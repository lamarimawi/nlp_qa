==> flow/design.v <==
module timer(
    input  [3:0] d,       
    input  [1:0] a,       
    input        clk,       
    input        g0,       
    input        g1,     
    output reg   out0,     
    output reg   out1       
);
    reg [7:0] counter0_reg = 8'd0; 
    reg [7:0] counter1_reg = 8'd0;
    reg [7:0] control_reg = 8'd0;  
    reg [2:0] mode0_reg = 3'd0;    
    reg [2:0] mode1_reg = 3'd0;   
    reg [7:0] count0 = 8'd0;  
    reg [7:0] count1 = 8'd0;   
    reg [7:0] state0 = 8'd0;   
    reg [7:0] state1 = 8'd0;   
    reg [3:0] temp_low = 4'd0; 
    reg [1:0] last_addr = 2'd0; 
    reg write_phase = 1'b0;
    reg g0_prev = 1'b0;
    reg g1_prev = 1'b0;
    always @(posedge clk) begin
        if (!write_phase) begin   
            temp_low <= d;
            last_addr <= a;
            write_phase <= 1'b1;
        end else begin            
            if (a == last_addr) begin   
                case (a)
                    2'b00: counter0_reg <= {d, temp_low};   
                    2'b01: counter1_reg <= {d, temp_low};   
                    2'b10: begin                           
                        control_reg <= {d, temp_low};
                        if (temp_low[3])  
                            mode1_reg <= temp_low[2:0];
                        else              
                            mode0_reg <= temp_low[2:0];
                    end
                    2'b11: begin
                    end
                endcase
            end
            write_phase <= 1'b0;   
        end
    end
    always @(posedge clk) begin
        g0_prev <= g0;
        if (g0 && counter0_reg >= 8'd2 && counter0_reg <= 8'd150) begin
            if ((!g0_prev && g0) || (count0 == 8'd0)) begin
                count0 <= counter0_reg - 1'b1;
                state0 <= 8'd0;
            end else begin
                if (count0 > 8'd0) begin
                    count0 <= count0 - 1'b1;
                    if (state0 >= (counter0_reg - 1'b1)) begin
                        state0 <= 8'd0;
                    end else begin
                        state0 <= state0 + 1'b1;
                    end
                end
            end
        end else if (!g0) begin
            count0 <= count0;  
            state0 <= state0;
        end else begin
            count0 <= 8'd0;
            state0 <= 8'd0;
        end
    end
    always @(posedge clk) begin
        g1_prev <= g1;
        if (g1 && counter1_reg >= 8'd50 && counter1_reg <= 8'd200) begin
            if ((!g1_prev && g1) || (count1 == 8'd0)) begin
                count1 <= counter1_reg - 1'b1;
                state1 <= 8'd0;
            end else begin
                if (count1 > 8'd0) begin
                    count1 <= count1 - 1'b1;
                    if (state1 >= (counter1_reg - 1'b1)) begin
                        state1 <= 8'd0;
                    end else begin
                        state1 <= state1 + 1'b1;
                    end
                end
            end
        end else if (!g1) begin
            count1 <= count1;  
            state1 <= state1;
        end else begin
            count1 <= 8'd0;
            state1 <= 8'd0;
        end
    end
    always @(*) begin
        if (!g0 || counter0_reg < 8'd2 || counter0_reg > 8'd150) begin
            out0 = 1'b0;   
        end else begin
            case (mode0_reg)
                3'b000: begin  
                    out0 = (state0 == (counter0_reg - 1'b1)) ? 1'b1 : 1'b0;
                end
                3'b001: begin  
                    out0 = (state0 == 8'd0) ? 1'b0 : 1'b1;
                end
                3'b010: begin  
                    if (counter0_reg[0] == 1'b0) begin   
                        out0 = (state0 < (counter0_reg >> 1)) ? 1'b0 : 1'b1;
                    end else begin
                        out0 = 1'b0;   
                    end
                end
                3'b011: begin  
                    if (counter0_reg[0] == 1'b1) begin   
                        out0 = (state0 < ((counter0_reg + 1'b1) >> 1)) ? 1'b0 : 1'b1;
                    end else begin
                        out0 = 1'b0;   
                    end
                end
                3'b100: begin  
                    if (counter0_reg[0] == 1'b1) begin   
                        out0 = (state0 < ((counter0_reg - 1'b1) >> 1)) ? 1'b0 : 1'b1;
                    end else begin
                        out0 = 1'b0;   
                    end
                end
                default: out0 = 1'b0;   
            endcase
        end
    end
    always @(*) begin
        if (!g1 || counter1_reg < 8'd50 || counter1_reg > 8'd200) begin
            out1 = 1'b0;   
        end else begin
            case (mode1_reg)
                3'b000: begin  
                    out1 = (state1 == (counter1_reg - 1'b1)) ? 1'b1 : 1'b0;
                end
                3'b001: begin  
                    out1 = (state1 == 8'd0) ? 1'b0 : 1'b1;
                end
                3'b010: begin  
                    if (counter1_reg[0] == 1'b0) begin   
                        out1 = (state1 < (counter1_reg >> 1)) ? 1'b0 : 1'b1;
                    end else begin
                        out1 = 1'b0;   
                    end
                end
                3'b011: begin  
                    if (counter1_reg[0] == 1'b1) begin   
                        out1 = (state1 < ((counter1_reg + 1'b1) >> 1)) ? 1'b0 : 1'b1;
                    end else begin
                        out1 = 1'b0;   
                    end
                end
                3'b100: begin  
                    if (counter1_reg[0] == 1'b1) begin   
                        out1 = (state1 < ((counter1_reg - 1'b1) >> 1)) ? 1'b0 : 1'b1;
                    end else begin
                        out1 = 1'b0;   
                    end
                end
                default: out1 = 1'b0;   
            endcase
        end
    end
endmodule
# ---- Step by step through the tools: timer
# What the tools print for timer, step after step.
# Lines are those of the file above, counted from 1.
# Operators carry their Yosys type and port widths (W data, S select, Z words).
# A cell with - has no value.
dict set report design {
  design {timer}
  clock_port {clk}
  lib {sky130hd}
  corner {tt_025C_1v80}
}

# ---- Elaborated design
# Source: Yosys, flattened and elaborated, memories not mapped. Widths are those after wreduce. Registers that Yosys merges into a memory's read port (data or address) are not register bits. Print and check cells do not count. Equal cells are merged and count once.
dict set report bits {
  regBits 63
  elab_cells 123
}
dict set report classes {
  add_sub_neg 8
  n_cmp 18
  equal 15
  mux 37
  logic 1
  reduce_logical 31
}
# op count
set op_table {}
lappend op_table {{$mux W8} 16}
lappend op_table {{$lt A8 B7 Y1} 6}
lappend op_table {{$add A8 B1 Y8 const B} 4}
lappend op_table {{$sub A8 B1 Y8 const B} 4}
lappend op_table {{$logic_not A8 Y1} 4}
lappend op_table {{$mux W1} 19}
lappend op_table {{$gt A8 B1 Y1 const B} 2}
lappend op_table {{$ge A8 B8 Y1} 2}
lappend op_table {{$gt A8 B8 Y1 const B} 2}
lappend op_table {{$le A8 B8 Y1 const B} 2}
lappend op_table {{$eq A8 B8 Y1} 2}
lappend op_table {{$eq A3 B2 Y1 const B} 4}
lappend op_table {{$pmux W1 S5} 2}
lappend op_table {{$reduce_and A4 Y1} 2}
lappend op_table {{$ge A8 B2 Y1 const B} 1}
lappend op_table {{$lt A8 B2 Y1 const B} 1}
lappend op_table {{$ge A8 B6 Y1 const B} 1}
lappend op_table {{$lt A8 B6 Y1 const B} 1}
lappend op_table {{$logic_and A1 B1 Y1} 6}
lappend op_table {{$logic_or A1 B1 Y1} 6}
lappend op_table {{$eq A3 B1 Y1 const B} 2}
lappend op_table {{$ne A3 B1 Y1 const B} 2}
lappend op_table {{$eq A3 B3 Y1 const B} 2}
lappend op_table {{$logic_not A3 Y1} 2}
lappend op_table {{$reduce_and A3 Y1} 2}
lappend op_table {{$logic_not A1 Y1} 4}
lappend op_table {{$reduce_and A2 Y1} 2}
lappend op_table {{$reduce_bool A2 Y1} 2}
# Other operator kinds: 5; their cells: 5.

# ---- Logic depth
# Longest topological path by Yosys (ltp), each cell counted once; first at word level (registers and memories cut), then after technology mapping (sequential cells cut; the memories' decode and read muxes count).
dict set report depth {
  word_depth 6
  ABC_AREA 0
  mapped_depth 12
  depth_no_buf 11
}

# ---- Synthesis result
# Yosys stat after the flow's synthesis: flattened, memories mapped to cells. It holds for the ABC_AREA given above (unset counts as 0); a run with the other value may have another netlist.
# The area totals of this step are shown rounded.
dict set report mapped {
  stdcells 478
  mapped_area_um2 4700
  ff_cells 63
  buffers 16
}
# cell_type count type_area_um2
set types {}
lappend types {sky130_fd_sc_hd__edfxtp_1 60 1.8E+03}
lappend types {sky130_fd_sc_hd__ha_1 51 638.112}
lappend types {sky130_fd_sc_hd__xnor2_1 31 271.51}
lappend types {sky130_fd_sc_hd__nor2_1 60 225.216}
lappend types {sky130_fd_sc_hd__xor2_1 16 140.134}
lappend types {sky130_fd_sc_hd__a21oi_1 27 135.13}
lappend types {sky130_fd_sc_hd__inv_1 35 131.376}
lappend types {sky130_fd_sc_hd__nand3_1 23 115.11}
lappend types {sky130_fd_sc_hd__nand2_1 24 90.086}
lappend types {sky130_fd_sc_hd__xnor3_1 4 90.086}
lappend types {sky130_fd_sc_hd__nor4_1 11 68.816}
lappend types {sky130_fd_sc_hd__a211oi_1 9 67.565}
lappend types {sky130_fd_sc_hd__dfxtp_1 3 60.058}
lappend types {sky130_fd_sc_hd__nand2b_1 9 56.304}
lappend types {sky130_fd_sc_hd__o21ai_0 11 55.053}
lappend types {sky130_fd_sc_hd__xnor2_2 3 48.797}
lappend types {sky130_fd_sc_hd__a21o_1 6 45.043}
lappend types {sky130_fd_sc_hd__and3_1 7 43.792}
# Not listed: further types 42, cells in them 88.

# ---- Timing after synthesis
# OpenSTA on the mapped netlist: ideal clock, no wires. The path of least setup slack (recovery checks aside). Input and output delay are each 20% of the period. Register names are those of the netlist, which keeps one name where synthesis merged equal registers.
dict set report synth_path {
  path_type {register -> output}
  startpoint {register counter0_reg[0]}
  endpoint {output out0}
  clock_period_ns 6.06
  out_delay_ns 1.212
  t_arrival_ns 2.328
  t_required_ns 4.848
  slack_ns 2.520
  delay_ns 2.328
  driving_pins 13
  n_path_buf 1
  synth_period_reached_ns 3.54
}
# "delay_ns" is the arrival time less input delay plus setup time.
# A path that ends at an output port has no setup time.
# "driving_pins": output pins that drive a net of the path, with the launching flip-flop's if there is one; two outputs of one cell count as two.
# "synth_period_reached_ns" = period - worst setup slack (recovery checks aside). The figure is calculated, with input and output delays left at 20% of the set period.
# Between the ends stands the longest chain of elaborated cells between them, by number of cells; it is not shown to be the way that was timed. Of several equally long chains one is given.
# Each line given opens the expression or statement behind the cell; cells for indexed reads and writes are added by Yosys, which also makes memories of some case tables.
dict set report synth_via {
  path_cell_list {sky130_fd_sc_hd__edfxtp_1 > sky130_fd_sc_hd__buf_2 > sky130_fd_sc_hd__inv_1 > sky130_fd_sc_hd__ha_1 > sky130_fd_sc_hd__xnor2_1 > sky130_fd_sc_hd__ha_1 > sky130_fd_sc_hd__o21ai_0 > sky130_fd_sc_hd__nand2b_1 > sky130_fd_sc_hd__maj3_1 > sky130_fd_sc_hd__a221oi_1 > sky130_fd_sc_hd__o21ai_0 > sky130_fd_sc_hd__nand4_1 > sky130_fd_sc_hd__nand3_1}
  elab_chain_len 6
  cone_cells 17
  cone_classes {2 x add/sub; 4 x compare; 1 x eq/ne; 8 x mux; 2 x reduce/logical}
}
# element line_no
set synth_rtl {}
lappend synth_rtl {{from (decl)} 10} ;# reg [7:0] counter0_reg = 8'd0;
lappend synth_rtl {{from (assign)} 32} ;# 2'b00: counter0_reg <= {d, temp_low};
lappend synth_rtl {{$sub A8 B1 Y8} 123} ;# out0 = (state0 < ((counter0_reg - 1'b1) >> 1)) ? 1'b0 : 1'b1;
lappend synth_rtl {{$lt A8 B7 Y1} 123}
lappend synth_rtl {{$mux W1} 123}
lappend synth_rtl {{$mux W1} 122} ;# if (counter0_reg[0] == 1'b1) begin
lappend synth_rtl {{$pmux W1 S5} 100} ;# case (mode0_reg)
lappend synth_rtl {{$mux W1} 97} ;# if (!g0 || counter0_reg < 8'd2 || counter0_reg > 8'd150) begin
lappend synth_rtl {{to (decl)} 7} ;# output reg   out0,

# ---- Worst path after layout
# From the final timing report of run A: the path of least setup slack in the routed layout; clock arrival at registers is part of the times.
dict set report layout_path {
  path_type {register -> output}
  startpoint {register counter1_reg[0]}
  endpoint {output out1}
  clock_period_ns 2.85
  out_delay_ns 0.57
  t_arrival_ns 2.77
  t_required_ns 2.28
  slack_ns -0.49
  driving_pins 10
  n_path_buf 2
}
# Between the ends stands the longest chain of elaborated cells between them, by number of cells; it is not shown to be the way that was timed. Of several equally long chains one is given.
dict set report layout_via {
  path_cell_list {sky130_fd_sc_hd__edfxtp_1 > sky130_fd_sc_hd__buf_6 > sky130_fd_sc_hd__or4_4 > sky130_fd_sc_hd__nor2b_4 > sky130_fd_sc_hd__maj3_2 > sky130_fd_sc_hd__a221oi_2 > sky130_fd_sc_hd__o21ai_2 > sky130_fd_sc_hd__a221oi_2 > sky130_fd_sc_hd__a21oi_1 > sky130_fd_sc_hd__buf_2}
  elab_chain_len 6
  cone_cells 17
  cone_classes {2 x add/sub; 4 x compare; 1 x eq/ne; 8 x mux; 2 x reduce/logical}
}
# element line_no
set layout_rtl {}
lappend layout_rtl {{from (decl)} 11} ;# reg [7:0] counter1_reg = 8'd0;
lappend layout_rtl {{from (assign)} 33} ;# 2'b01: counter1_reg <= {d, temp_low};
lappend layout_rtl {{$sub A8 B1 Y8} 159} ;# out1 = (state1 < ((counter1_reg - 1'b1) >> 1)) ? 1'b0 : 1'b1;
lappend layout_rtl {{$lt A8 B7 Y1} 159}
lappend layout_rtl {{$mux W1} 159}
lappend layout_rtl {{$mux W1} 158} ;# if (counter1_reg[0] == 1'b1) begin
lappend layout_rtl {{$pmux W1 S5} 136} ;# case (mode1_reg)
lappend layout_rtl {{$mux W1} 133} ;# if (!g1 || counter1_reg < 8'd50 || counter1_reg > 8'd200) begin
lappend layout_rtl {{to (decl)} 8} ;# output reg   out1

; Measured results for timer: 2 stored runs of the Yosys and OpenROAD flow on sky130hd. The settings differ; the order carries no meaning. The constraints put input and output delay at 20% of the set period each and load the outputs with 0.01 pF.
; By "period_less_ws_ns" is meant the clock period of the run minus its worst setup slack. This is arithmetic on one report: input and output delays are still those of the set period (20% each).
; "worst_setup_path_time_ns" = time allowed to the worst setup path (clock period - input delay - output delay, where it has them) - its slack; a late launch clock adds to it, a late capture clock takes from it.
; "power.total_uw": no workload was simulated; the value follows from the tool's default switching activity.
; Results are given in rounded form.

[run A: settings]
period_ns = 2.85
CORE_UTILIZATION = 42
SETUP_SLACK_MARGIN = -0.26
PLACE_DENSITY_LB_ADDON = 0.2
HOLD_SLACK_MARGIN = 0.0
CELL_PAD_IN_SITES_GLOBAL_PLACEMENT = 0
CELL_PAD_IN_SITES_DETAIL_PLACEMENT = 0
TNS_END_PERCENT = 100
GPL_TIMING_DRIVEN = 0
CAP_MARGIN = 20
CORE_MARGIN = 2
SLEW_MARGIN = 20
[run A: results]
finalCellArea_um2 = 5800
die_area_um2 = 12000
power.total_uw = 2600
finish.utilization_frac = 0.53
setup_ws_ns = -0.49
period_less_ws_ns = 3.342
timing.hold.ws_ns = 0.54
worst_setup_path_time_ns = 2.77
worst_path_kind = register -> output
tns_ns = -1.2
yosys_chip_area_um2 = 4700

[run B: settings]
period_ns = 3.21
CORE_UTILIZATION = 52
CORE_MARGIN = 2
GPL_TIMING_DRIVEN = 0
CTS_CLUSTER_DIAMETER = 377
SLEW_MARGIN = 15
MAX_ROUTING_LAYER = met4
CAP_MARGIN = 20
[run B: results]
finalCellArea_um2 = 5500
die_area_um2 = 9900
power.total_uw = 1800
finish.utilization_frac = 0.63
setup_ws_ns = -0.23
period_less_ws_ns = 3.439
timing.hold.ws_ns = 0.55
worst_setup_path_time_ns = 2.80
worst_path_kind = register -> output
tns_ns = -0.40
yosys_chip_area_um2 = 4700
